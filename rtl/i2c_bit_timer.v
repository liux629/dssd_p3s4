==> flow/design.v <==
`timescale 1ns / 10ps
module i2c_bit_timer #(
  parameter SIZE = 8
)(
  input Clk,
  input Rst_n,
  input Start,
  input Stop,
  input [SIZE-1:0] Ticks,
  output reg Out
);
  reg [SIZE-1:0] counter;
  always @(posedge Clk or negedge Rst_n)
    if(!Rst_n)
      counter <= {SIZE{1'b0}};
    else if(Start || ~|counter)
      counter <= Ticks;
    else if(Stop)
      counter <= counter;
    else
      counter <= counter - 1'b1;
  always @(posedge Clk or negedge Rst_n)
    if(!Rst_n)
      Out <= 1'b0;
    else if(Start || ~|counter)
      Out <= 1'b1;
    else if(Stop)
      Out <= 1'b0;
    else
      Out <= 1'b0;
endmodule
==> Reports on i2c_bit_timer <==
Tool output for the design above, in the order of the flow.
Line numbers count from 1 in the design file above.
Library cell names are shortened.
{ "design": {"top": "i2c_bit_timer", "clock_port": "Clk", "lib": "sky130hd", "lib_corner": "tt_025C_1v80"} }

==> Elaborated design <==
Yosys after proc, flatten, opt, wreduce and memory -nomap, before mapping. Memory bits, and registers merged into a memory's read port (data or address), are not among the register bits. Print and check cells are not counted. Equal cells are merged and count once.
{ "classes": {"add_sub_neg": 1, "equal": 1, "mux": 3, "n_reduce_logical": 3} }
{ "op_table": {"columns": ["operator", "n"], "rows": [
  ["2-to-1 mux 8 bit", 2],
  ["subtractor 8 x 1 -> 8 bit with constant B", 1],
  ["OR reduction 8 bit", 1],
  ["inequality test 2 x 1 -> 1 bit with constant B", 1],
  ["logical OR 1 bit", 1],
  ["zero test 1 bit", 1],
  ["2-to-1 mux 1 bit", 1]
]} }
{ "bits": {"regBits": 9, "output_inout_bits": 1, "word_cells": 10} }

==> Logic depth <==
Longest topological path by Yosys (ltp), each cell counted once; first at word level (registers and memories cut), then after technology mapping (sequential cells cut; the memories' decode and read muxes count).
{ "logic_depth": {"ltp_word": 4, "ABC_AREA": 0, "depth_mapped": 6, "mapped_depth_nobuf": 6} }

==> After synthesis <==
The flow's flattened synthesis, as Yosys stat reports it; memories are mapped. The netlist is that of the ABC_AREA named above (0 if unset); the other value can give another one.
The area totals of this step are shown rounded.
{ "synth_totals": {"stdcells": 56, "yosys_area_um2": 558, "sequential_area_um2": 225, "flip_flops": 9} }
{ "by_type": {"columns": ["cell", "n", "type_area_um2"], "rows": [
  ["dfrtp_1", 9, 225.216],
  ["a21oi_1", 7, 35.034],
  ["mux2_4", 2, 30.029],
  ["xnor2_1", 3, 26.275],
  ["ha_1", 2, 25.024],
  ["inv_1", 5, 18.768],
  ["nor2_1", 5, 18.768],
  ["nor3b_1", 2, 15.014],
  ["a211oi_2", 1, 12.512],
  ["nand2b_1", 2, 12.512],
  ["nor3b_2", 1, 12.512],
  ["nor4_2", 1, 12.512],
  ["or3_4", 1, 11.261],
  ["nor3_1", 2, 10.01],
  ["nor3_2", 1, 10.01],
  ["a21oi_2", 1, 8.758],
  ["and4_1", 1, 8.758],
  ["o22a_1", 1, 8.758]
]} }
Not listed: further types 9, cells in them 9.

==> Path before layout <==
Source: OpenSTA report_checks on the synthesized netlist (no wires, ideal clock, input and output delay 20% of the period each), path of least setup slack; recovery checks are left aside. Register names are those of the netlist, which keeps one name where synthesis merged equal registers.
{ "synth_path": {"path_type": "reg2reg", "from": "register counter[0]", "to": "register counter[0]", "period_ns": 2.51, "setup_time_ns": 0.125, "launch_ns": 0.000, "t_arrival_ns": 1.461, "required_ns": 2.385, "path_slack_ns": 0.924, "path_delay_ns": 1.586, "stages": 6, "period_less_setup_slack_ns": 1.586} }
"path_delay_ns" is the arrival time less input delay plus setup time.
"stages": output pins that drive a net of the path, with the launching flip-flop's if there is one; two outputs of one cell count as two.
"period_less_setup_slack_ns" = period - worst setup slack (recovery checks aside). The figure is calculated, with input and output delays left at 20% of the set period.
Between the ends stands the longest chain of elaborated cells between them, by number of cells; it is not shown to be the way that was timed. Of several equally long chains one is given.
Each line given opens the expression or statement behind the cell; cells for indexed reads and writes are added by Yosys, which also makes memories of some case tables.
A register here has more assigning lines than the two given.
{ "synth_via": {"cell_sequence": "dfrtp_1 > inv_1 > ha_1 > nor3b_2 > a21oi_2 > mux2_4", "elab_chain_cells": 4, "cells_between": 7} }
{ "synth_rtl": {"columns": ["item", "line", "rtl"], "rows": [
  ["start: declaration", 12, "reg [SIZE-1:0] counter;"],
  ["start: assignment", 17, "counter <= Ticks;"],
  ["start: assignment", 19, "counter <= counter;"],
  ["OR reduction 8 bit", 16, "else if(Start || ~|counter)"],
  ["zero test 1 bit", 16, null],
  ["logical OR 1 bit", 16, null],
  ["2-to-1 mux 8 bit", 16, null],
  ["end: assignment", 17, null],
  ["end: assignment", 19, null],
  ["end: declaration", 12, null]
]} }

==> Worst path after layout <==
From the final timing report of flow run 2: the path of least setup slack in the routed layout; clock arrival at registers is part of the times.
{ "layout_path": {"path_type": "in2reg", "from": "input port Stop", "to": "register counter[5]", "period_ns": 2.11, "setup_time_ns": 0.11, "launch_ns": 0.42, "t_arrival_ns": 1.81, "required_ns": 2.26, "path_slack_ns": 0.45, "stages": 5} }
Between the ends stands the longest chain of elaborated cells between them, by number of cells; it is not shown to be the way that was timed. Of several equally long chains one is given.
A register here has more assigning lines than the two given.
{ "layout_via": {"cell_sequence": "clkdlybuf4s50_1 > nor3_1 > nor3b_1 > a21oi_1 > o22a_1", "elab_chain_cells": 2, "cells_between": 3} }
{ "layout_rtl": {"columns": ["item", "line", "rtl"], "rows": [
  ["start: declaration", 8, "input Stop,"],
  ["2-to-1 mux 8 bit", 18, "else if(Stop)"],
  ["2-to-1 mux 8 bit", 16, "else if(Start || ~|counter)"],
  ["end: assignment", 17, "counter <= Ticks;"],
  ["end: assignment", 19, "counter <= counter;"],
  ["end: declaration", 12, "reg [SIZE-1:0] counter;"]
]} }

--- measured runs ---
Top module i2c_bit_timer; platform sky130hd; tools Yosys and OpenROAD; 2 stored runs in no particular order. Input and output delays are each 20% of the period that was set; the output load is 0.01 pF.
"clock_period_reached_ns" is the run's clock period less its worst setup slack. It is reckoned from that one timing run; input and output delays stay at 20% of the period that was set.
The measured numbers are rounded.
[
  {
    "run": "flow run 1",
    "settings": { "period_ns": 1.67, "CORE_UTILIZATION": 63, "SETUP_SLACK_MARGIN": 0.28, "PLACE_DENSITY_LB_ADDON": 0.03, "CORE_ASPECT_RATIO": 0.72, "CELL_PAD_IN_SITES_DETAIL_PLACEMENT": 2, "ABC_AREA": 0, "GPL_TIMING_DRIVEN": 0, "CTS_CLUSTER_DIAMETER": 350, "CAP_MARGIN": 20, "MIN_ROUTING_LAYER": "met1", "CORE_MARGIN": 2, "SLEW_MARGIN": 20 },
    "outcome": "did not finish, floorplanning stopped with PDN-0185"
  },
  {
    "run": "flow run 2",
    "settings": { "period_ns": 2.11, "CORE_UTILIZATION": 29, "PLACE_DENSITY": 0.83, "HOLD_SLACK_MARGIN": 0.28, "CORE_ASPECT_RATIO": 1.86, "CELL_PAD_IN_SITES_GLOBAL_PLACEMENT": 1, "GPL_ROUTABILITY_DRIVEN": 0, "MIN_ROUTING_LAYER": "met2", "MAX_ROUTING_LAYER": "met5", "CAP_MARGIN": 20, "CORE_MARGIN": 2, "SLEW_MARGIN": 20 },
    "results": { "ys_area_um2": 558, "die_um2": 2310, "worstSetupSlack_ns": 0.452, "finalUtil_pct": 40.6, "setupTns_ns": 0.000, "clock_period_reached_ns": 1.658 }
  }
]
--- end ---
