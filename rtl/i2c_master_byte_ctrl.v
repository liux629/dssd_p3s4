==> flow/design.v <==
`timescale 1ns / 10ps
module i2c_master_byte_ctrl (
  input             Clk,         
  input             Rst_n,       
  input             Start,
  input             Stop,
  input             Read,
  input             Write,
  input wire        Tx_ack, 
  output reg        Rx_ack, 
  output reg        I2C_done,
  output reg        I2C_al,
  input             SR_sout,
  output reg        SR_load,
  output reg        SR_shift,
  output reg [4-1:0]Bit_cmd,
  output reg        Bit_txd,
  input             Bit_rxd, 
  input             Bit_ack);
  reg ctrl , ctrl_rd;
  localparam IDLE    = 5'd0,
             START   = 5'd1,
             STOP    = 5'd2,
             RD_A    = 5'd3,
             RD_B    = 5'd4,
             RD_C    = 5'd5,
             RD_D    = 5'd6,
             RD_E    = 5'd7,
             RD_F    = 5'd8,
             RD_G    = 5'd9,
             RD_H    = 5'd10,
             WR_A    = 5'd11,
             WR_B    = 5'd12,
             WR_C    = 5'd13,
             WR_D    = 5'd14,
             WR_E    = 5'd15,
             WR_F    = 5'd16,
             WR_G    = 5'd17,
             WR_H    = 5'd18,
             ACK     = 5'd19;
  reg [4:0] state, next;
  always @(posedge Clk or negedge Rst_n)
    begin
      if(!Rst_n) state <= IDLE;
      else       state <= next;
    end
  always @(posedge Clk or negedge Rst_n)
    if(!Rst_n) begin 
        Rx_ack <=1'b0;
        I2C_done<=1'b0;
        I2C_al<=1'b0;
        SR_load<=1'b0;
        SR_shift<=1'b0;
        Bit_cmd<=4'b0000;
        Bit_txd<=1'b0;
        ctrl<=1'b1;
        ctrl_rd<=1'b1;        
    end else begin
      Bit_cmd <= Bit_cmd;
      Bit_txd<=SR_sout;
      SR_load <= 1'b0;
      SR_shift <= 1'b0;
      I2C_done <= 1'b0;
      Rx_ack <= Rx_ack;
      I2C_al<=1'b0;
      case(state)
        IDLE: begin
        if(Start) begin
          Bit_cmd<=4'b0001;
        end
        else if(Write) begin
          Bit_cmd<=4'b0100;
          SR_load<= 1'b1;
        end
        else if(Read) begin
          Bit_cmd<=4'b1000;
          SR_load<= 1'b1;
        end
        else if(Stop) begin
          Bit_cmd<=4'b0010;
        end
        else
          Bit_cmd<=4'b0000;
        end
        START: begin
          if (Bit_ack && Read) begin
            Bit_cmd<=4'b1000;
          end else if(Bit_ack && Write) begin
            Bit_cmd<=4'b0100;
            SR_load  <= 1'b1;
          end else begin
            Bit_cmd <= Bit_cmd;
          end
        end
        STOP : begin 
          if(Bit_ack)begin
            Bit_cmd<=4'b0000;
            I2C_done<=1;
          end
            Bit_cmd<=Bit_cmd;
        end
        RD_A :begin 
          if(Bit_ack) begin
            Bit_cmd<=4'b1000;
            SR_shift<=1'b1;              
          end
          else if(Write)begin
            Bit_cmd<=4'b0100;
            SR_shift<=1'b0; 
          end
          else begin
            Bit_cmd<=Bit_cmd;
            SR_shift<=1'b0;
          end
        end
        RD_B :begin 
          if(Bit_ack) begin
            Bit_cmd<=4'b1000;
            SR_shift<=1'b1;             
          end
          else if(Write)begin
            Bit_cmd<=4'b0100;
            SR_shift<=1'b0; 
          end          
          else begin
            Bit_cmd<=Bit_cmd;
            SR_shift<=1'b0; 
          end
        end
        RD_C :begin 
          if(Bit_ack) begin
            Bit_cmd<=4'b1000;
            SR_shift<=1'b1;
          end
          else if(Write)begin
            Bit_cmd<=4'b0100;
            SR_shift<=1'b0; 
          end          
          else begin
            Bit_cmd<=Bit_cmd;
            SR_shift<=1'b0;
          end
        end
        RD_D :begin 
          if(Bit_ack) begin
            Bit_cmd<=4'b1000;
            SR_shift<=1'b1;              
          end
          else if(Write)begin
            Bit_cmd<=4'b0100;
            SR_shift<=1'b0; 
          end          
          else begin
            Bit_cmd<=Bit_cmd;
            SR_shift<=1'b0;
          end
        end
        RD_E :begin 
          if(Bit_ack) begin
            Bit_cmd<=4'b1000;
            SR_shift<=1'b1;              
          end
          else if(Write)begin
            Bit_cmd<=4'b0100;
            SR_shift<=1'b0; 
          end          
          else begin
            Bit_cmd<=Bit_cmd;
            SR_shift<=1'b0;
          end
        end
        RD_F :begin 
          if(Bit_ack) begin
            Bit_cmd<=4'b1000;
            SR_shift<=1'b1;              
          end
          else if(Write)begin
            Bit_cmd<=4'b0100;
            SR_shift<=1'b0; 
          end          
          else begin
            Bit_cmd<=Bit_cmd;
            SR_shift<=1'b0;
          end
        end
        RD_G :begin
          if(Bit_ack) begin
            Bit_cmd<=4'b1000;
            SR_shift<=1'b1;              
          end
          else if(Write)begin
            Bit_cmd<=4'b0100;
            SR_shift<=1'b0; 
          end
          else begin
            Bit_cmd<=Bit_cmd;
            SR_shift<=1'b0;
          end
        end
        RD_H :begin
          if(Bit_ack) begin
            Bit_cmd<=4'b0000;
            SR_shift<=1'b1;
          end
          else if(Write)begin
            Bit_cmd<=4'b0100; 
            SR_shift<=1'b0;
          end
          else begin
              Bit_cmd<=Bit_cmd;
              SR_shift<=1'b0;
          end
        end
        WR_A :begin
        if (ctrl) begin
          SR_load<=1'b1;
          ctrl<=1'b0;
        end 
        else begin
          SR_load<=1'b0;
        end
        if(Bit_ack)begin
            Bit_cmd<=4'b0100;
            ctrl<=1'b1;
        end
        else if(Read)begin
            Bit_cmd<=4'b1000;
            SR_shift <= 1'b1;
        end
        else begin
            Bit_cmd<=Bit_cmd;
        end
        end   
        WR_B :begin
        if (ctrl) begin
          SR_shift<=1'b1;
          ctrl<=1'b0;
        end 
        else begin
          SR_shift<=1'b0;
        end
          if(Bit_ack)begin
            Bit_cmd<=4'b0100;
            ctrl<=1'b1;
          end
          else if(Read)begin
            Bit_cmd<=4'b1000;
            SR_shift <= 1'b1;
          end
          else begin
            Bit_cmd<=Bit_cmd;
          end
        end
        WR_C :begin
        if (ctrl) begin
          SR_shift<=1'b1;
          ctrl<=1'b0;
        end 
        else begin
          SR_shift<=1'b0;
        end
          if(Bit_ack)begin
            Bit_cmd<=4'b0100;
            ctrl<=1'b1;
          end
          else if(Read)begin
            Bit_cmd<=4'b1000;
            SR_shift <= 1'b1;
          end          
          else begin
            Bit_cmd<=Bit_cmd;
          end
        end
        WR_D :begin
        if (ctrl) begin
          SR_shift<=1'b1;
          ctrl<=1'b0;
        end 
        else begin
          SR_shift<=1'b0;
        end
          if(Bit_ack)begin
            Bit_cmd<=4'b0100;
            ctrl<=1'b1;
          end
          else if(Read)begin
            Bit_cmd<=4'b1000;
            SR_shift <= 1'b1;
          end          
          else begin
            Bit_cmd<=Bit_cmd;
          end
        end
        WR_E :begin
        if (ctrl) begin
          SR_shift<=1'b1;
          ctrl<=1'b0;
        end 
        else begin
          SR_shift<=1'b0;
        end 
          if(Bit_ack)begin
            Bit_cmd<=4'b0100;
            ctrl<=1'b1;
          end
          else if(Read)begin
            Bit_cmd<=4'b1000;
            SR_shift <= 1'b1;
          end          
          else begin
            Bit_cmd<=Bit_cmd;
          end
        end
        WR_F :begin
        if (ctrl) begin
          SR_shift<=1'b1;
          ctrl<=1'b0;
        end 
        else begin
          SR_shift<=1'b0;
        end
          if(Bit_ack)begin
            Bit_cmd<=4'b0100;
            ctrl<=1'b1;
          end
          else if(Read)begin
            Bit_cmd<=4'b1000;
            SR_shift <= 1'b1;
          end              
          else begin
            Bit_cmd<=Bit_cmd;
          end
        end
        WR_G :begin 
        if (ctrl) begin
          SR_shift<=1'b1;
          ctrl<=1'b0;
        end 
        else begin
          SR_shift<=1'b0;
        end  
          if(Bit_ack)begin
            Bit_cmd<=4'b0100;
            ctrl<=1'b1;
          end
          else if(Read)begin
            Bit_cmd<=4'b1000;
            SR_shift <= 1'b1;
          end          
          else begin
            Bit_cmd<=Bit_cmd;
          end
        end
        WR_H :begin
        if (ctrl) begin
          SR_shift<=1'b1;
          ctrl<=1'b0;
        end 
        else begin
          SR_shift<=1'b0;
        end
          if(Bit_ack)begin
            Bit_cmd<=4'b0000;
            ctrl<=1'b1;
          end
          else if(Read)begin
            Bit_cmd<=4'b1000;
            SR_shift <= 1'b1;
          end          
          else begin
            Bit_cmd<=Bit_cmd;
          end
        end
        ACK  : begin
        if (Stop) begin
          if (Read) begin
            Rx_ack  <= 1'b1;
            Bit_cmd <= 4'b0010;
          end
          else if (Write) begin
            Bit_txd <= Tx_ack;
            Bit_cmd <= 4'b0010;
          end
          else                        
            Bit_cmd<= 4'b0010;
          end
        else begin                          
          if (Read) begin
            Rx_ack  <= 1'b1;
            Bit_cmd <= 4'b0000;
            I2C_done<= 1'b1;
          end
          else if (Write) begin
            Bit_txd <= Tx_ack;
            Bit_cmd <= 4'b0000;
            I2C_done<= 1'b1;
          end
          else begin                       
            Bit_cmd <= 4'b0000;
            I2C_done<= 1'b1;
          end
        end 
      end
      default:
        I2C_al<=1;
      endcase
    end
  always @(*)
  begin
      case(state)
      IDLE : begin
        if(Start) begin 
          next=START;
        end
        else if (Write) begin
          next=WR_A;  
        end
        else if(Read) begin
          next=RD_A;
        end
        else if(Stop) begin
          next=STOP;
        end
        else begin
          next=IDLE;
        end
      end
      START: begin 
        if(Read && Bit_ack) begin
          next=RD_A;
        end
        else if(Write && Bit_ack) begin 
          next=WR_A;
        end
        else begin
          next=START;
        end
      end
      WR_A : begin 
        if(Bit_ack) begin
          next= WR_B;
        end
        else begin
          next= WR_A;
        end
      end
      WR_B : begin 
        if(Bit_ack) begin
          next= WR_C;
        end
        else begin
          next= WR_B;
        end
      end
      WR_C : begin 
        if(Bit_ack) begin
          next = WR_D;
        end
        else begin
          next= WR_C;
        end
      end
      WR_D : begin 
        if(Bit_ack) begin
          next= WR_E;
        end
        else begin
          next= WR_D;
        end
      end
      WR_E : begin 
        if(Bit_ack) begin
          next= WR_F;
        end
        else begin
          next= WR_E;
        end
      end
      WR_F : begin 
        if(Bit_ack) begin
          next= WR_G;
        end
        else begin
          next= WR_F;
        end
      end
      WR_G : begin 
        if(Bit_ack) begin
          next= WR_H;
        end
        else begin
          next= WR_G;
        end
      end
      WR_H : begin 
        if(Bit_ack) begin
          next= ACK;
        end
        else begin
          next= WR_H;
        end
      end
      STOP : begin 
        if(Bit_ack)begin
          next=IDLE;
        end
        else begin
          next=STOP;
        end
      end
      ACK: begin 
        if(Stop) begin
          next=STOP;
        end
        else begin
          next=IDLE;
        end
      end
    RD_A : begin 
        if(Bit_ack) begin
          next= RD_B;
        end
        else begin
          next= RD_A;
        end
    end
      RD_B : begin 
        if(Bit_ack) begin
          next= RD_C;
        end
        else begin
          next= RD_B;
        end
      end
      RD_C : begin 
        if(Bit_ack) begin
          next= RD_D;
        end
        else begin
          next= RD_C;
        end
      end
      RD_D : begin 
        if(Bit_ack) begin
          next= RD_E;
        end
        else begin
          next= RD_D;
        end
      end
      RD_E : begin 
        if(Bit_ack) begin
          next= RD_F;
        end
        else begin
          next= RD_E;
        end
      end
      RD_F : begin 
        if(Bit_ack) begin
          next= RD_G;
        end
        else begin
          next= RD_F;
        end
      end
      RD_G : begin 
        if(Bit_ack) begin
          next= RD_H;
        end
        else begin
          next= RD_G;
        end
      end
      RD_H : begin 
        if(Bit_ack) begin
          next= ACK;
        end
        else begin
          next= RD_H;
        end
      end
      default:
        next=IDLE;
    endcase
    end
endmodule
== Step by step through the tools: i2c_master_byte_ctrl ==
What the tools print for i2c_master_byte_ctrl, step after step.
Line numbers count from 1 in the design file above.
Operators: Yosys type, input widths -> output width; for muxes data width and select width s.
Library cell names are shortened.
The mark -- stands for no value.
Set-up
  design top: i2c_master_byte_ctrl
  clock port: Clk
  standard-cell library: sky130hd
  library corner: tt_025C_1v80

== Word-level counts ==
Counts by Yosys on the flattened word-level netlist (proc, flatten, opt, wreduce; memories kept). Register bits leave out memories and registers merged into their read ports (data or address). Print and check cells are left out.
Word-level totals
  flip-flop bits (word level): 16
  input port bits: 10
  output and inout port bits: 10
Cells by class
  eq/ne operators: 20
  mux-type cells: 56
  reduce/logical cells: 13
Operators by type and width (count)
  $pmux 5 s20: 1
  $mux 4: 16
  $eq 5x4->1 const B: 8
  $pmux 4 s7: 1
  $mux 1: 23
  $reduce_or 7->1: 3
  $reduce_or 20->1: 1
  $eq 5x3->1 const B: 4
  $eq 5x5->1 const B: 4
  $reduce_bool 19->1: 1
  $reduce_or 8->1: 2
  $mux 2: 8
  $eq 5x2->1 const B: 2
  $mux 5: 2
  $reduce_bool 8->1: 1
  $pmux 1 s3: 2
  $mux 3: 2
  $eq 5x1->1 const B: 1
  $logic_not 5->1: 1
  $reduce_and 2->1: 2
  $ne 3x3->1 const B: 1
  $logic_and 1x1->1: 2
  $pmux 1 s2: 1

== Logic depth ==
Longest topological path by Yosys (ltp), each cell counted once; first at word level (registers and memories cut), then after technology mapping (sequential cells cut; the memories' decode and read muxes count).
Logic depth
  depth in word-level cells: 5
  ABC_AREA: 1
  gate-level depth with buffers: 9
  depth with buffers taken out: 8

== Mapped cells and area ==
The flow's flattened synthesis, as Yosys stat reports it; memories are mapped. The netlist is that of the ABC_AREA named above (0 if unset); the other value can give another one.
Cells by type
  dfrtp_1: count 29, area in all 725.696 um^2
  nand2_1: count 59, area in all 221.462 um^2
  nor2_1: count 31, area in all 116.362 um^2
  o21ai_0: count 16, area in all 80.077 um^2
  nand3_1: count 13, area in all 65.062 um^2
  dfstp_2: count 2, area in all 52.55 um^2
  inv_1: count 12, area in all 45.043 um^2
  nor2_8: count 2, area in all 40.038 um^2
  nor2_4: count 3, area in all 33.782 um^2
  inv_2: count 8, area in all 30.029 um^2
  nand2_2: count 4, area in all 25.024 um^2
  a21oi_1: count 4, area in all 20.019 um^2
  nor4_1: count 3, area in all 18.768 um^2
  nand3_4: count 1, area in all 17.517 um^2
  buf_2: count 3, area in all 15.014 um^2
  nand3b_1: count 2, area in all 15.014 um^2
  o21bai_1: count 2, area in all 15.014 um^2
  nor2_2: count 2, area in all 12.512 um^2
Other cell types: 12; their cells: 12.
Mapped netlist
  cells in the netlist: 208
  cell area after synthesis: 1641.6 um^2
  sequential area: 778.2 um^2
  mapped flip-flops: 31

== Path before layout ==
OpenSTA on the mapped netlist: ideal clock, no wires. The path of least setup slack (recovery checks aside). Input and output delay are each 20% of the period. Register names are those of the netlist, which keeps one name where synthesis merged equal registers.
Timing after synthesis
  path type: in2reg
  from: input port Bit_ack
  to: register Bit_cmd[0]
  clock period: 3.96 ns
  arrival time: 1.461 ns
  slack: 2.383 ns
  path delay: 0.785 ns
  driving pins on the path: 9
  buffers on the path: 1
  synthesis period reached: 1.577 ns
"path delay" is the arrival time less input delay plus setup time.
"driving pins on the path": output pins that drive a net of the path, with the launching flip-flop's if there is one; two outputs of one cell count as two.
"synthesis period reached" = period - worst setup slack (recovery checks aside). The figure is calculated, with input and output delays left at 20% of the set period.
Between the ends stands the longest chain of elaborated cells between them, by number of cells; it is not shown to be the way that was timed. Of several equally long chains one is given.
Each line given opens the expression or statement behind the cell; cells for indexed reads and writes are added by Yosys, which also makes memories of some case tables.
At most two assigning lines are given for a register; there are more.
On the way, after synthesis
  cell sequence: buf_4 > nand2_1 > nand2_1 > nor2_4 > inv_2 > nand2_2 > inv_2 > nand2_1 > nand2_1
  length of the longest elaborated chain: 4
  elaborated cells on any way between the ends: 11
Ends and longest elaborated chain, after synthesis
  start: declaration: line 19  | input             Bit_ack);
  $logic_and 1x1->1: line 88  | end else if(Bit_ack && Write) begin
  $mux 4: line 88
  $mux 4: line 86  | if (Bit_ack && Read) begin
  $pmux 4 s7: line 66  | case(state)
  end: assignment: line 59  | Bit_cmd <= Bit_cmd;
  end: assignment: line 92  | Bit_cmd <= Bit_cmd;
  end: declaration: line 16  | output reg [4-1:0]Bit_cmd,

== Timing after layout ==
From the final timing report of stored run 1: the path of least setup slack in the routed layout; clock arrival at registers is part of the times.
Timing post-layout
  path type: reg2reg
  from: register (name not given)
  to: register Bit_cmd[0]
  clock period: 1.48 ns
  arrival time: 1.51 ns
  slack: 0.14 ns
  driving pins on the path: 10
  buffers on the path: 1
At most two assigning lines are given for a register; there are more.
On the way, post-layout
  cell sequence: dfrtp_1 > inv_1 > nand2_4 > nor2_8 > buf_4 > nand3_4 > nand2_4 > inv_2 > nand2_2 > nand2_1
Ends and longest elaborated chain, post-layout
  end: assignment: line 59  | Bit_cmd <= Bit_cmd;
  end: assignment: line 92  | Bit_cmd <= Bit_cmd;
  end: declaration: line 16  | output reg [4-1:0]Bit_cmd,
No chain of elaborated cells between the ends is given.

--- measured runs ---
i2c_master_byte_ctrl through Yosys and OpenROAD on sky130hd: 2 stored runs, unordered, with their settings and measured results. The constraints put input and output delay at 20% of the set period each and load the outputs with 0.01 pF.
"achieved clock period (ns)": clock period set for the run, less the worst setup slack. It is reckoned from that one timing run; input and output delays stay at 20% of the period that was set.
"worst setup path time (ns)" = time allowed to the worst setup path (clock period - input delay - output delay, where it has them) - its slack; a late launch clock adds to it, a late capture clock takes from it.
"finish__power__total" rests on the timing tool's default activity at the inputs, not on a simulated workload.

Flow files of stored run 1
==> flow/run.sh <==
#!/bin/bash
# the make line also repeats the synthesis and layout settings of config.mk as NAME=value (left out here)
make -C /OpenROAD-flow-scripts/flow DESIGN_CONFIG=/design/flow/config.mk WORK_HOME=/design/flow/orfs CLKGATE_MAP_FILE= finish
==> flow/config.mk <==
export PLATFORM = sky130hd
export DESIGN_NAME = i2c_master_byte_ctrl
export DESIGN_NICKNAME = i2c_master_byte_ctrl
export VERILOG_FILES = /design/flow/design.v
export SDC_FILE = /design/flow/constraint.sdc
export NUM_CORES = 4
export LEC_CHECK = 0
export ABC_AREA = 1
export CAP_MARGIN = 20
export CELL_PAD_IN_SITES_GLOBAL_PLACEMENT = 1
export CORE_MARGIN = 2
export CORE_UTILIZATION = 33
export GPL_ROUTABILITY_DRIVEN = 0
export HOLD_SLACK_MARGIN = -0.05
export PLACE_DENSITY = 0.73
export SETUP_SLACK_MARGIN = 0.37
export SLEW_MARGIN = 15
==> flow/constraint.sdc <==
create_clock -name core_clock -period 1.48 [get_ports {Clk}]
set_input_delay 0.2960 -clock core_clock [delete_from_list [all_inputs] [get_ports {Clk}]]
set_output_delay 0.2960 -clock core_clock [all_outputs]
set_load 0.01 [all_outputs]

report of stored run 1
yosys chip area after synthesis (um^2): 1641.6
finish__design__die__area: 5554.7
finish__design__instance__area__stdcell: 2391.0
finish__design__instance__utilization: 0.5029
finish__timing__setup__ws: 0.138
finish__timing__setup__tns: 0.000
finish__timing__hold__ws: 0.370
finish__power__total: 3.160e-03
achieved clock period (ns): 1.342
worst setup path time (ns): 1.34
worst setup path kind: reg2reg

Flow files of stored run 2
==> flow/run.sh <==
#!/bin/bash
# the make line also repeats the synthesis and layout settings of config.mk as NAME=value (left out here)
make -C /OpenROAD-flow-scripts/flow DESIGN_CONFIG=/design/flow/config.mk WORK_HOME=/design/flow/orfs CLKGATE_MAP_FILE= finish
==> flow/config.mk <==
export PLATFORM = sky130hd
export DESIGN_NAME = i2c_master_byte_ctrl
export DESIGN_NICKNAME = i2c_master_byte_ctrl
export VERILOG_FILES = /design/flow/design.v
export SDC_FILE = /design/flow/constraint.sdc
export NUM_CORES = 4
export LEC_CHECK = 0
export CAP_MARGIN = 20
export CELL_PAD_IN_SITES_GLOBAL_PLACEMENT = 3
export CORE_MARGIN = 2
export CORE_UTILIZATION = 49
export GPL_ROUTABILITY_DRIVEN = 1
export MIN_ROUTING_LAYER = met1
export PLACE_DENSITY_LB_ADDON = 0.21
export SETUP_SLACK_MARGIN = 0.49
export SLEW_MARGIN = 20
==> flow/constraint.sdc <==
create_clock -name core_clock -period 2.41 [get_ports {Clk}]
set_input_delay 0.4820 -clock core_clock [delete_from_list [all_inputs] [get_ports {Clk}]]
set_output_delay 0.4820 -clock core_clock [all_outputs]
set_load 0.01 [all_outputs]

report of stored run 2: did not finish, place, FLW-0024
--- end ---
