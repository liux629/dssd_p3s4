==> flow/design.v <==
`timescale 1ns / 10ps
module i2c_master_bit_ctrl (
  input             Clk,         
  input             Rst_n,       
  input             Enable,      
  input             TimerOut,    
  output            TimerStart,  
  output            TimerStop,   
  input      [ 3:0] Cmd,         
  output reg        Ack,         
  input             Txd,         
  output reg        Rxd,         
  output reg        I2C_busy,    
  output reg        I2C_al,      
  input             Scl_i,       
  output            Scl_o,       
  output reg        Scl_oen,     
  input             Sda_i,       
  output            Sda_o,       
  output reg        Sda_oen      
);
  reg sSCL, sSDA;         
  reg dSCL, dSDA;         
  reg dScl_oen;           
  reg sda_chk;            
  reg slave_wait;         
  reg sta_condition;      
  reg sto_condition;      
  reg cmd_stop;           
  reg [4-1:0] state, next;  
  always @(posedge Clk or negedge Rst_n)
    if(!Rst_n) dScl_oen <= 1'b1;
    else       dScl_oen <= Scl_oen;
  always @(posedge Clk or negedge Rst_n)
    if (!Rst_n) slave_wait <= 1'b0;
    else        slave_wait <= (dScl_oen & ~sSCL) | (slave_wait & ~sSCL);
  wire scl_sync = dSCL & ~sSCL & Scl_oen;
  wire clk_en = TimerOut;
  assign TimerStart = !Enable | scl_sync;
  assign TimerStop = slave_wait;
  always @(posedge Clk or negedge Rst_n)
    if(!Rst_n) begin
      sSCL <= 1'b1;
      sSDA <= 1'b1;
      dSCL <= 1'b1;
      dSDA <= 1'b1;
    end else begin
      sSCL <= Scl_i;
      sSDA <= Sda_i;
      dSCL <= sSCL;
      dSDA <= sSDA;
    end
  always @(posedge Clk or negedge Rst_n)
    if(!Rst_n) begin
      sta_condition <= 1'b0;
      sto_condition <= 1'b0;
    end else begin
      sta_condition <= ~sSDA &  dSDA & sSCL;
      sto_condition <=  sSDA & ~dSDA & sSCL;
    end
  always @(posedge Clk or negedge Rst_n)
    if(!Rst_n) I2C_busy <= 1'b0;
    else       I2C_busy <= (sta_condition | I2C_busy) & ~sto_condition;
  always @(posedge Clk or negedge Rst_n)
    if(!Rst_n)      cmd_stop <= 1'b0;
    else if(clk_en) cmd_stop <= Cmd == 4'b0010;
    else            cmd_stop <= cmd_stop;
  always @(posedge Clk or negedge Rst_n)
    if(!Rst_n) I2C_al <= 1'b0;
    else       I2C_al <= (sda_chk & ~sSDA & Sda_oen) | (sto_condition & ~cmd_stop);
  always @(posedge Clk or negedge Rst_n)
    if(!Rst_n)            Rxd <= 1'b1;
    else if(sSCL & ~dSCL) Rxd <= sSDA;
    else                  Rxd <= Rxd;
  localparam IDLE    = 4'd0,
             START_B = 4'd1,
             START_C = 4'd2,
             START_D = 4'd3,
             START_E = 4'd4,
             START_F = 4'd5,
             STOP_B  = 4'd6,
             STOP_C  = 4'd7,
             STOP_D  = 4'd8,
             RD_B    = 4'd9,
             RD_C    = 4'd10,
             RD_D    = 4'd11,
             WR_B    = 4'd12,
             WR_C    = 4'd13,
             WR_D    = 4'd14;
  always @(posedge Clk or negedge Rst_n)
    if(!Rst_n) state <= IDLE;
    else       state <= next;
  always @(*)
    case(state)
      IDLE : if(clk_en)
               case (Cmd)
                 4'b0001: next = START_B;
                 4'b0010 : next = STOP_B;
                 4'b1000 : next = RD_B;
                 4'b0100: next = WR_B;
                 default       : next = IDLE;
               endcase
              else               next = IDLE;
      START_B: if(clk_en) next = START_C;
               else       next = START_B;
      START_C: if(clk_en) next = START_D;
               else       next = START_C;
      START_D: if(clk_en) next = START_E;
               else       next = START_D;
      START_E: if(clk_en) next = START_F;
               else       next = START_E;
      START_F: if(clk_en) next = IDLE;
               else       next = START_F;
      STOP_B : if(clk_en) next = STOP_C;
               else       next = STOP_B;
      STOP_C : if(clk_en) next = STOP_D;
               else       next = STOP_C;
      STOP_D : if(clk_en) next = IDLE;
               else       next = STOP_D;
      RD_B   : if(clk_en) next = RD_C;
               else       next = RD_B;
      RD_C   : if(clk_en) next = RD_D;
               else       next = RD_C;
      RD_D   : if(clk_en) next = IDLE;
               else       next = RD_D;
      WR_B   : if(clk_en) next = WR_C;
               else       next = WR_B;
      WR_C   : if(clk_en) next = WR_D;
               else       next = WR_C;
      WR_D   : if(clk_en) next = IDLE;
               else       next = WR_D;
      default: next = IDLE;
    endcase
  always @(posedge Clk or negedge Rst_n)
    if(!Rst_n) begin
      Ack <= 1'b0;
      Scl_oen <= 1'b1;
      Sda_oen <= 1'b1;
      sda_chk <= 1'b0;
    end else if(I2C_al) begin
      Ack <= 1'b0;
      Scl_oen <= 1'b1;
      Sda_oen <= 1'b1;
      sda_chk <= 1'b0;
    end else if(clk_en) begin
      Ack <= 1'b0;
      case(state)
        IDLE : begin
          sda_chk <= 1'b0;     
          case (Cmd)
            4'b0001: begin Scl_oen <= Scl_oen; Sda_oen <= 1'b1; end  
            4'b0010 : begin Scl_oen <= 1'b0;    Sda_oen <= 1'b0; end  
            4'b1000 : begin Scl_oen <= 1'b0;    Sda_oen <= 1'b1; end  
            4'b0100: begin Scl_oen <= 1'b0;    Sda_oen <= Txd; end   
            default       : begin Scl_oen <= Scl_oen; Sda_oen <= Sda_oen; end  
          endcase
        end
        START_B : begin
          Scl_oen <= 1'b1;  
          Sda_oen <= 1'b1;  
          sda_chk <= 1'b0;  
        end
        START_C : begin
          Scl_oen <= 1'b1;  
          Sda_oen <= 1'b1;  
          sda_chk <= 1'b0;  
        end
        START_D : begin
          Scl_oen <= 1'b1;  
          Sda_oen <= 1'b0;  
          sda_chk <= 1'b0;  
        end
        START_E : begin
          Scl_oen <= 1'b1;  
          Sda_oen <= 1'b0;  
          sda_chk <= 1'b0;  
        end
        START_F : begin
          Ack <= 1'b1;
          Scl_oen <= 1'b0;  
          Sda_oen <= 1'b0;  
          sda_chk <= 1'b0;  
        end
        STOP_B : begin
          Scl_oen <= 1'b1;  
          Sda_oen <= 1'b0;  
          sda_chk <= 1'b0;  
        end
        STOP_C : begin
          Scl_oen <= 1'b1;  
          Sda_oen <= 1'b0;  
          sda_chk <= 1'b0;  
        end
        STOP_D : begin
          Ack <= 1'b1;
          Scl_oen <= 1'b1;  
          Sda_oen <= 1'b1;  
          sda_chk <= 1'b0;  
        end
        RD_B : begin
          Scl_oen <= 1'b1;  
          Sda_oen <= 1'b1;  
          sda_chk <= 1'b0;  
        end
        RD_C : begin
          Scl_oen <= 1'b1;  
          Sda_oen <= 1'b1;  
          sda_chk <= 1'b0;  
        end
        RD_D : begin
          Ack <= 1'b1;
          Scl_oen <= 1'b0;  
          Sda_oen <= 1'b1;  
          sda_chk <= 1'b0;  
        end
        WR_B : begin
          Scl_oen <= 1'b1;  
          Sda_oen <= Txd;   
          sda_chk <= 1'b0;  
        end                 
        WR_C : begin
          Scl_oen <= 1'b1;  
          Sda_oen <= Txd;
          sda_chk <= 1'b1;  
        end
        WR_D : begin
          Ack <= 1'b1;
          Scl_oen <= 1'b0;  
          Sda_oen <= Txd;
          sda_chk <= 1'b0;  
        end
        default: ;
      endcase
    end else begin
      Ack <= 1'b0;         
      Scl_oen <= Scl_oen;  
      Sda_oen <= Sda_oen;  
      sda_chk <= 1'b0;     
   end
  assign Scl_o = 1'b0;
  assign Sda_o = 1'b0;
endmodule
======== Step by step through the tools: i2c_master_bit_ctrl ========
What the tools print for i2c_master_bit_ctrl, step after step.
Line numbers count from 1 in the design file above.
Library cell names are shortened.
A cell with -- has no value.
set-up
  top module .............................. i2c_master_bit_ctrl
  clock ................................... Clk
  cell library ............................ sky130hd
  corner .................................. tt_025C_1v80

======== Word level ========
Source: Yosys, flattened and elaborated, memories not mapped. Widths are those after wreduce. Registers that Yosys merges into a memory's read port (data or address) are not register bits. Print and check cells do not count.
word-level totals
  register bits after elaboration ......... 20
  bits of input ports ..................... 11
  output and inout bits ................... 10
cells by class
  equality and inequality tests ........... 21
  muxes and demuxes ....................... 31
  bitwise logic cells ..................... 23
  reductions and logical operators ........ 16
operators by type and width
  operator                                                number
  case mux 4 bit (select 15 bit)                          1
  == test 4 bit (second input constant)                   8
  == test 4 x 3 -> 1 bit (second input constant)          5
  two-way mux 4 bit                                       5
  case mux 4 bit (select 4 bit)                           1
  two-way mux 1 bit                                       15
  OR reduction 14 bit                                     1
  bitwise AND 1 bit                                       13
  == test 4 x 2 -> 1 bit (second input constant)          3
  OR reduction 11 bit                                     1
  OR reduction 3 bit                                      3
  == test 4 x 1 -> 1 bit (second input constant)          2
  NOT 1 bit                                               6
  AND reduction 3 bit                                     2
  OR reduction 6 bit                                      1
  case mux 1 bit (select 3 bit)                           2
  two-way mux 3 bit                                       2
  two-way mux 2 bit                                       3
  inequality test 5 bit (second input constant)           1
  nonzero test 5 bit                                      1
  OR reduction 5 bit                                      1
  OR 1 bit                                                4
  inequality test 4 x 2 -> 1 bit (second input constant)  1
  zero test 4 bit                                         1
  nonzero test 4 bit                                      1
  OR reduction 4 bit                                      1
  case mux 1 bit (select 4 bit)                           1
  inequality test 3 bit (second input constant)           1
Other operator kinds: 4; their cells: 4.

======== Longest topological paths ========
Longest topological path by Yosys (ltp), each cell counted once; first at word level (registers and memories cut), then after technology mapping (sequential cells cut; the memories' decode and read muxes count).
logic depth
  depth in word-level cells ............... 6
  ABC_AREA ................................ 0
  gate-level depth with buffers ........... 6

======== Synthesis result ========
The flow's flattened synthesis, as Yosys stat reports it; memories are mapped. The netlist is that of the ABC_AREA named above (0 if unset); the other value can give another one.
mapped netlist
  mapped cells ............................ 121
  chip area (Yosys) ....................... 1375.1 µm²
  sequential area ......................... 787.0 µm²
  flip-flop cells ......................... 31
cells by type
  type      number  total area (µm²)
  dfrtp_1   22      550.528
  dfstp_2   9       236.477
  mux2_1    7       78.826
  mux2_2    5       56.304
  nand2_1   10      37.536
  nor2_1    9       33.782
  o22ai_1   5       31.28
  buf_4     4       30.029
  o21ai_0   6       30.029
  nor2b_1   4       25.024
  inv_1     6       22.522
  or4_4     2       22.522
  a21oi_1   4       20.019
  nor3_2    2       20.019
  and3b_1   2       17.517
  xor2_1    2       17.517
  nand3b_1  2       15.014
  a31oi_1   2       12.512
Not listed: further types 16, cells in them 18.

======== Path before layout ========
Source: OpenSTA report_checks on the synthesized netlist (no wires, ideal clock, input and output delay 20% of the period each), path of least setup slack; recovery checks are left aside. Register names are those of the netlist, which keeps one name where synthesis merged equal registers.
timing post-synthesis
  kind .................................... flip-flop to flip-flop
  start point ............................. reg state
  end point ............................... reg Sda_oen
  period .................................. 1700 ps
  setup time .............................. 95 ps
  time at the first pin ................... 0 ps
  data arrival time ....................... 1429 ps
  data required time ...................... 1605 ps
  slack ................................... 176 ps
  path delay .............................. 1524 ps
  stages .................................. 6
  period reached after synthesis .......... 1524 ps
"path delay" is the arrival time less input delay plus setup time.
"stages" counts driving pins, that of a launching flip-flop among them; a cell with two outputs on the path counts twice.
"period reached after synthesis" = period - worst setup slack (recovery checks aside). The figure is calculated, with input and output delays left at 20% of the set period.
An end named without its bit number is one bit of that signal or, where synthesis recoded a state register, one of its new flip-flops.
Between the ends stands the longest chain of elaborated cells between them, by number of cells; it is not shown to be the way that was timed. Of several equally long chains one is given.
A line is the first line of the expression or statement that the cell stems from. Yosys adds cells for indexed reads and writes and turns some case tables into memories.
At most two assigning lines are given for a register; there are more.
on the way, post-synthesis
  cell sequence ........................... dfrtp_1 > or4_4 > nor3_2 > nand2_1 > a311oi_1 > a31oi_1
  length of the longest elaborated chain .. 5
ends and longest elaborated chain, post-synthesis
  item                           RTL line  text
  start, declared                30        reg [4-1:0] state, next;
  start, assigned                91        if(!Rst_n) state <= IDLE;
  start, assigned                92        else       state <= next;
  == test 4 bit                  147       case(state)
  OR reduction 3 bit             --
  case mux 1 bit (select 4 bit)  147
  two-way mux 1 bit              145       end else if(clk_en) begin
  two-way mux 1 bit              140       end else if(I2C_al) begin
  end, assigned                  155       default       : begin Scl_oen <= Scl_oen; Sda_oen <= Sda_oen; end
  end, assigned                  218       Sda_oen <= Txd;
  end, declared                  20        output reg        Sda_oen

======== Path in the finished layout ========
Path of least setup slack in the final report of flow run B (OpenROAD, finished layout, wires in). Where an end is a register, its clock arrival counts in the times.
The report prints the path's times to 10 ps; the period is as set.
timing post-layout
  kind .................................... flip-flop to flip-flop
  start point ............................. reg state
  end point ............................... reg Sda_oen
  period .................................. 1390 ps
  setup time .............................. 70 ps
  time at the first pin ................... 320 ps
  data arrival time ....................... 1890 ps
  data required time ...................... 1640 ps
  slack ................................... -250 ps
  stages .................................. 6
An end named without its bit number is one bit of that signal or, where synthesis recoded a state register, one of its new flip-flops.
Between the ends stands the longest chain of elaborated cells between them, by number of cells; it is not shown to be the way that was timed. Of several equally long chains one is given.
At most two assigning lines are given for a register; there are more.
on the way, post-layout
  cell sequence ........................... dfrtp_1 > or4_4 > nor3_4 > nand2_1 > a311oi_2 > a31oi_1
  length of the longest elaborated chain .. 5
ends and longest elaborated chain, post-layout
  item                           RTL line  text
  start, declared                30        reg [4-1:0] state, next;
  start, assigned                91        if(!Rst_n) state <= IDLE;
  start, assigned                92        else       state <= next;
  == test 4 bit                  147       case(state)
  OR reduction 3 bit             --
  case mux 1 bit (select 4 bit)  147
  two-way mux 1 bit              145       end else if(clk_en) begin
  two-way mux 1 bit              140       end else if(I2C_al) begin
  end, assigned                  155       default       : begin Scl_oen <= Scl_oen; Sda_oen <= Sda_oen; end
  end, assigned                  218       Sda_oen <= Txd;
  end, declared                  20        output reg        Sda_oen

Data sheet: physical implementation of i2c_master_bit_ctrl

i2c_master_bit_ctrl through Yosys and OpenROAD on sky130hd: 2 stored runs, unordered, with their settings and measured results. The constraints put input and output delay at 20% of the set period each and load the outputs with 0.01 pF.
"critical path time" is the time allowed to the run's worst setup path (the clock period less input and output delay, where it has them) less its slack. Clock arrival times count: a late capture clock shortens it, a late launch clock lengthens it.
"critical path time" is given in steps of 10 ps.

======== flow run A ========
==> flow/run.sh <==
#!/bin/bash
# the make line also repeats the synthesis and layout settings of config.mk as NAME=value (left out here)
make -C /OpenROAD-flow-scripts/flow DESIGN_CONFIG=/design/flow/config.mk WORK_HOME=/design/flow/orfs CLKGATE_MAP_FILE= finish
==> flow/config.mk <==
export PLATFORM = sky130hd
export DESIGN_NAME = i2c_master_bit_ctrl
export DESIGN_NICKNAME = i2c_master_bit_ctrl
export VERILOG_FILES = /design/flow/design.v
export SDC_FILE = /design/flow/constraint.sdc
export NUM_CORES = 4
export LEC_CHECK = 0
export ABC_AREA = 0
export CAP_MARGIN = 20
export CELL_PAD_IN_SITES_DETAIL_PLACEMENT = 0
export CELL_PAD_IN_SITES_GLOBAL_PLACEMENT = 3
export CORE_MARGIN = 10
export CORE_UTILIZATION = 68
export CTS_CLUSTER_DIAMETER = 209
export CTS_CLUSTER_SIZE = 61
export GPL_ROUTABILITY_DRIVEN = 1
export PLACE_DENSITY_LB_ADDON = 0.02
export SETUP_SLACK_MARGIN = 0.21
export SLEW_MARGIN = 30
export TNS_END_PERCENT = 70
==> flow/constraint.sdc <==
create_clock -name core_clock -period 1.48 [get_ports {Clk}]
set_input_delay 0.2960 -clock core_clock [delete_from_list [all_inputs] [get_ports {Clk}]]
set_output_delay 0.2960 -clock core_clock [all_outputs]
set_load 0.01 [all_outputs]

-------- flow run A --------
  incomplete, placement halted on FLW-0024

======== flow run B ========
==> flow/run.sh <==
#!/bin/bash
# the make line also repeats the synthesis and layout settings of config.mk as NAME=value (left out here)
make -C /OpenROAD-flow-scripts/flow DESIGN_CONFIG=/design/flow/config.mk WORK_HOME=/design/flow/orfs CLKGATE_MAP_FILE= finish
==> flow/config.mk <==
export PLATFORM = sky130hd
export DESIGN_NAME = i2c_master_bit_ctrl
export DESIGN_NICKNAME = i2c_master_bit_ctrl
export VERILOG_FILES = /design/flow/design.v
export SDC_FILE = /design/flow/constraint.sdc
export NUM_CORES = 4
export LEC_CHECK = 0
export CAP_MARGIN = 25
export CELL_PAD_IN_SITES_DETAIL_PLACEMENT = 0
export CELL_PAD_IN_SITES_GLOBAL_PLACEMENT = 2
export CORE_MARGIN = 2
export CORE_UTILIZATION = 41
export CTS_CLUSTER_DIAMETER = 354
export MIN_ROUTING_LAYER = met1
export PLACE_DENSITY_LB_ADDON = 0.18
export SETUP_SLACK_MARGIN = 0.26
export SLEW_MARGIN = 40
export TNS_END_PERCENT = 5
==> flow/constraint.sdc <==
create_clock -name core_clock -period 1.39 [get_ports {Clk}]
set_input_delay 0.2780 -clock core_clock [delete_from_list [all_inputs] [get_ports {Clk}]]
set_output_delay 0.2780 -clock core_clock [all_outputs]
set_load 0.01 [all_outputs]

-------- measured, flow run B --------
  utilization after layout ................ 60.7 %
  mapped cell area after synthesis ........ 1375.1 µm²
  total die area .......................... 3832.8 µm²
  setup TNS ............................... -717 ps
  critical path time ...................... 1640 ps
  critical path kind ...................... flip-flop to flip-flop
  setup slack of the critical path ........ -249 ps
